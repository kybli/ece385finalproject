==> flow/design.v <==
module  bomb ( input Reset, frame_clk,
								 input [7:0] keycode,
								 output [9:0]  bombX, bombY,
								 input [3:0] curPoints);
    logic [9:0] X_Pos, X_Motion, Y_Pos, Y_Motion, Size;
	 logic falling;
	 logic [4:0] ctr;
    parameter [9:0] X_Center=320;   
    parameter [9:0] Y_Center=240;   
    parameter [9:0] X_Min=0;        
    parameter [9:0] X_Max=639;      
    parameter [9:0] Y_Min=0;        
    parameter [9:0] Y_Max=479;      
    parameter [9:0] X_Step=1;       
    parameter [9:0] Y_Step=1;       
    assign Size = 4;   
    always_ff @ (posedge Reset or posedge frame_clk )
    begin: Move_Bomb
        if (Reset)   
        begin 
            Y_Motion <= 10'd0;  
				X_Motion <= 10'd0;  
				Y_Pos <= Y_Center;
				X_Pos <= X_Center + 50;
				falling <= 1'd0;
				ctr <= 5'd0;
        end
        else 
        begin 
				if(falling == 1'b1)
				begin	
					if(Y_Pos + Y_Motion + 1 >= Y_Max)
					begin
						Y_Pos <= Y_Max;
						Y_Motion <= 10'd0;
						falling <= 1'b0;
					end
					else
					begin
						if(ctr == 5'd20 - (2 * curPoints))
						begin
							Y_Motion <= Y_Motion + 1'd1;
							ctr <= 3'd0;
						end
						else
							ctr <= ctr + 1'd1;
						Y_Pos <= (Y_Pos + Y_Motion);   
					end
				end
				else
				begin
					Y_Pos <= Y_Center;
					Y_Motion <= 10'd0;
						falling <= 1'b1;
				end
				 X_Pos <= (X_Pos + X_Motion);
		end  
    end
    assign bombX = X_Pos;
    assign bombY = Y_Pos;
endmodule
======== Reports on bomb ========
What the tools print for bomb, step after step.
Line numbers count from 1 in the design file above.
Operators: Yosys type, input widths -> output width; for muxes data width and select width s.
Library cell names are shortened.
The mark -- stands for no value.
design
  top module .............................. bomb
  clock ................................... frame_clk
  cell library ............................ sky130hd
  library corner .......................... tt_025C_1v80

======== Word level ========
Counts by Yosys on the flattened word-level netlist (proc, flatten, opt, wreduce; memories kept). Register bits leave out memories and registers merged into their read ports (data or address). Print and check cells are left out.
cells by class
  add/sub/neg operators ................... 6
  muxes and demuxes ....................... 8
  $mul .................................... 0
  divide/modulo/power cells ............... 0
  shifts and indexed selects .............. 0
  equality and inequality tests ........... 2
  $lt $le $gt $ge ......................... 1
  reduce/logical cells .................... 1
  bitwise logic cells ..................... 1
operators with widths
  cell                   number
  $mux 10                5
  $eq 5x32->1            1
  $add 11x1->12 const B  1
  $ge 12x9->1 const B    1
  $add 10x10->11         1
  $add 10x1->10 const B  1
  $add 10x10->10         1
  $sub 5x5->6 const A    1
  $add 5x1->5 const B    1
  $mux 5                 1
  $ne 3x1->1 const B     1
  $reduce_and 2->1       1
  $mux 1                 2
  $not 1->1              1
storage and ports
  latch bits .............................. 0
  bits in registers ....................... 26
  word width x clocked read ports ......... 0
  input port bits ......................... 14
  memories ................................ 0
  ROM bits ................................ 0
  bits in writable memories ............... 0

======== Depth ========
Yosys ltp: most cells in a row. Word level: on the elaborated netlist, between registers, memories and ports. Mapped: between sequential cells and ports; inverters and the memories' decode and read muxes count.
logic depth
  word-level depth ........................ 5
  ABC_AREA ................................ 0
  mapped depth ............................ 13

======== After synthesis ========
The flow's flattened synthesis, as Yosys stat reports it; memories are mapped. The netlist is that of the ABC_AREA named above (0 if unset); the other value can give another one.
synthesis totals
  cell area after synthesis ............... 2109.5 µm²
  flip-flops .............................. 26
  mapped cells ............................ 233
cells by type
  cell       number  total area (µm²)
  dfrtp_1    22      550.528
  ha_1       14      175.168
  xor2_1     18      157.651
  dfstp_2    4       105.101
  nor2_1     24      90.086
  buf_4      10      75.072
  xnor2_1    6       52.55
  inv_1      12      45.043
  nand2_1    12      45.043
  o21a_1     6       45.043
  a21oi_1    8       40.038
  fa_1       2       40.038
  and3_1     6       37.536
  o21ai_0    7       35.034
  nand2b_1   5       31.28
  nand4_1    5       31.28
  a2111oi_2  2       30.029
  a211oi_1   4       30.029
Not listed: further types 35, cells in them 66.

======== Worst setup path after synthesis ========
Path of least setup slack by OpenSTA after synthesis, without wires, with an ideal clock, recovery checks aside; 20% of the period is set as input and as output delay. Where synthesis merged equal registers, the netlist keeps one of their names.
path after synthesis
  kind .................................... flip-flop to flip-flop
  from .................................... reg Y_Pos[0]
  to ...................................... reg ctr[0]
  data required time ...................... 3.925 ns
  setup time .............................. 0.125 ns
  slack ................................... 1.038 ns
  path delay .............................. 3.012 ns
  clock period ............................ 4.05 ns
  arrival ................................. 2.887 ns
  driving pins on the path ................ 13
  launch time at the first pin ............ 0.000 ns
  synthesis period reached ................ 3.012 ns
"path delay" is the arrival time less input delay plus setup time.
"driving pins on the path": output pins that drive a net of the path, with the launching flip-flop's if there is one; two outputs of one cell count as two.
"synthesis period reached" is the clock period less the worst setup slack; recovery checks do not enter. This is arithmetic on one report: input and output delays are still those of the set period (20% each).
The rows between start and end are the longest chain of elaborated cells between them; the timing report does not say that the signal goes this way. Where chains are equally long, one stands for them.
Each line given opens the expression or statement behind the cell; cells for indexed reads and writes are added by Yosys, which also makes memories of some case tables.
At most two assigning lines are given for a register; there are more.
on the way, after synthesis
  path through ............................ dfrtp_1 -> inv_1 -> ha_1 -> inv_1 -> fa_1 -> a211oi_2 -> nor2_1 -> a2111oi_2 -> nand4b_1 -> a2111oi_2 -> or3_1 -> buf_6 -> mux2_4
  cells in the longest elaborated chain ... 5
  elaborated cells on any way between the ends .. 5
  RTL lines with such cells ............... 1
RTL lines, path after synthesis
  what              line  RTL
  from (decl)       5     logic [9:0] X_Pos, X_Motion, Y_Pos, Y_Motion, Size;
  from (assign)     23    Y_Pos <= Y_Center;
  from (assign)     34    Y_Pos <= Y_Max;
  $add 10x10->11    32    if(Y_Pos + Y_Motion + 1 >= Y_Max)
  $add 11x1->12     32
  $ge 12x9->1       32
  $not 1->1         --
  $reduce_and 2->1  --
  to (assign)       26    ctr <= 5'd0;
  to (assign)       46    ctr <= ctr + 1'd1;
  to (decl)         7     logic [4:0] ctr;

======== Path in the finished layout ========
Path of least setup slack in the final report of stored run 1 (OpenROAD, finished layout, wires in). Where an end is a register, its clock arrival counts in the times.
path post-layout
  kind .................................... flip-flop to flip-flop
  from .................................... reg Y_Motion[0]
  to ...................................... reg ctr[0]
  setup time .............................. 0.11 ns
  slack ................................... 2.31 ns
  launch time at the first pin ............ 0.27 ns
  data required time ...................... 6.40 ns
  driving pins on the path ................ 12
  clock period ............................ 6.24 ns
  arrival ................................. 4.09 ns
The rows between start and end are the longest chain of elaborated cells between them; the timing report does not say that the signal goes this way. Where chains are equally long, one stands for them.
At most two assigning lines are given for a register; there are more.
on the way, post-layout
  path through ............................ dfrtp_1 -> inv_1 -> ha_1 -> inv_1 -> fa_1 -> a211oi_2 -> nor2_1 -> a2111oi_2 -> nand4b_1 -> a2111oi_2 -> or3_1 -> mux2_4
  cells in the longest elaborated chain ... 5
  elaborated cells on any way between the ends .. 5
  RTL lines with such cells ............... 1
RTL lines, path post-layout
  what              line  RTL
  from (decl)       5     logic [9:0] X_Pos, X_Motion, Y_Pos, Y_Motion, Size;
  from (assign)     21    Y_Motion <= 10'd0;
  from (assign)     42    Y_Motion <= Y_Motion + 1'd1;
  $add 10x10->11    32    if(Y_Pos + Y_Motion + 1 >= Y_Max)
  $add 11x1->12     32
  $ge 12x9->1       32
  $not 1->1         --
  $reduce_and 2->1  --
  to (assign)       26    ctr <= 5'd0;
  to (assign)       46    ctr <= ctr + 1'd1;
  to (decl)         7     logic [4:0] ctr;

==> results <==
Design bomb on sky130hd. What follows are 2 stored runs of the flow, each under its own settings; their order means nothing. The constraints put input and output delay at 20% of the set period each and load the outputs with 0.01 pF.
"period reached" is the run's clock period less its worst setup slack. It is reckoned from that one timing run; input and output delays stay at 20% of the period that was set.
By "allowed time less slack (worst setup path)" is meant the share of the clock period that the worst setup path is allowed (20% is reserved at inputs, 20% at outputs), minus its slack. Clock arrival times at its registers enter into it.
"total power of the final layout": no workload was simulated; the value follows from the tool's default switching activity.

======== stored run 1 ========
==> flow/run.sh <==
#!/bin/bash
# the make line also repeats the synthesis and layout settings of config.mk as NAME=value (left out here)
make -C /OpenROAD-flow-scripts/flow DESIGN_CONFIG=/design/flow/config.mk WORK_HOME=/design/flow/orfs CLKGATE_MAP_FILE= finish
==> flow/config.mk <==
export PLATFORM = sky130hd
export DESIGN_NAME = bomb
export DESIGN_NICKNAME = bomb
export VERILOG_FILES = /design/flow/design.v
export SDC_FILE = /design/flow/constraint.sdc
export NUM_CORES = 4
export LEC_CHECK = 0
export CAP_MARGIN = 20
export CELL_PAD_IN_SITES_DETAIL_PLACEMENT = 2
export CELL_PAD_IN_SITES_GLOBAL_PLACEMENT = 2
export CORE_MARGIN = 2
export CORE_UTILIZATION = 31
export CTS_CLUSTER_SIZE = 87
export GPL_ROUTABILITY_DRIVEN = 1
export MIN_ROUTING_LAYER = met1
export PLACE_DENSITY_LB_ADDON = 0.04
export SLEW_MARGIN = 20
==> flow/constraint.sdc <==
create_clock -name core_clock -period 6.24 [get_ports {frame_clk}]
set_input_delay 1.2480 -clock core_clock [delete_from_list [all_inputs] [get_ports {frame_clk}]]
set_output_delay 1.2480 -clock core_clock [all_outputs]
set_load 0.01 [all_outputs]

-------- measured, stored run 1 --------
  netlist area reported by Yosys .......... 2109.5 µm²
  die area ................................ 7480.5 µm²
  standard-cell area after layout ......... 2308.5 µm²
  final design utilization ................ 34.6%
  worst setup slack after layout .......... 2.309 ns
  total negative slack .................... 0.000 ns
  worst hold slack in the final report .... 0.580 ns
  total power of the final layout ......... 0.8931 mW
  period reached .......................... 3.931 ns
  allowed time less slack (worst setup path) .. 3.93 ns
  worst setup path kind ................... flip-flop to flip-flop

======== stored run 2 ========
==> flow/run.sh <==
#!/bin/bash
# the make line also repeats the synthesis and layout settings of config.mk as NAME=value (left out here)
make -C /OpenROAD-flow-scripts/flow DESIGN_CONFIG=/design/flow/config.mk WORK_HOME=/design/flow/orfs CLKGATE_MAP_FILE= finish
==> flow/config.mk <==
export PLATFORM = sky130hd
export DESIGN_NAME = bomb
export DESIGN_NICKNAME = bomb
export VERILOG_FILES = /design/flow/design.v
export SDC_FILE = /design/flow/constraint.sdc
export NUM_CORES = 4
export LEC_CHECK = 0
export CAP_MARGIN = 20
export CORE_MARGIN = 2
export CORE_UTILIZATION = 40
export SETUP_SLACK_MARGIN = -0.23
export SLEW_MARGIN = 20
==> flow/constraint.sdc <==
create_clock -name core_clock -period 3.57 [get_ports {frame_clk}]
set_input_delay 0.7140 -clock core_clock [delete_from_list [all_inputs] [get_ports {frame_clk}]]
set_output_delay 0.7140 -clock core_clock [all_outputs]
set_load 0.01 [all_outputs]

-------- measured, stored run 2 --------
  netlist area reported by Yosys .......... 2109.5 µm²
  die area ................................ 5870.6 µm²
  standard-cell area after layout ......... 2333.5 µm²
  final design utilization ................ 45.7%
  worst setup slack after layout .......... 0.357 ns
  total negative slack .................... 0.000 ns
  worst hold slack in the final report .... 0.565 ns
  total power of the final layout ......... 1.576 mW
  period reached .......................... 3.213 ns
  allowed time less slack (worst setup path) .. 3.21 ns
  worst setup path kind ................... flip-flop to flip-flop
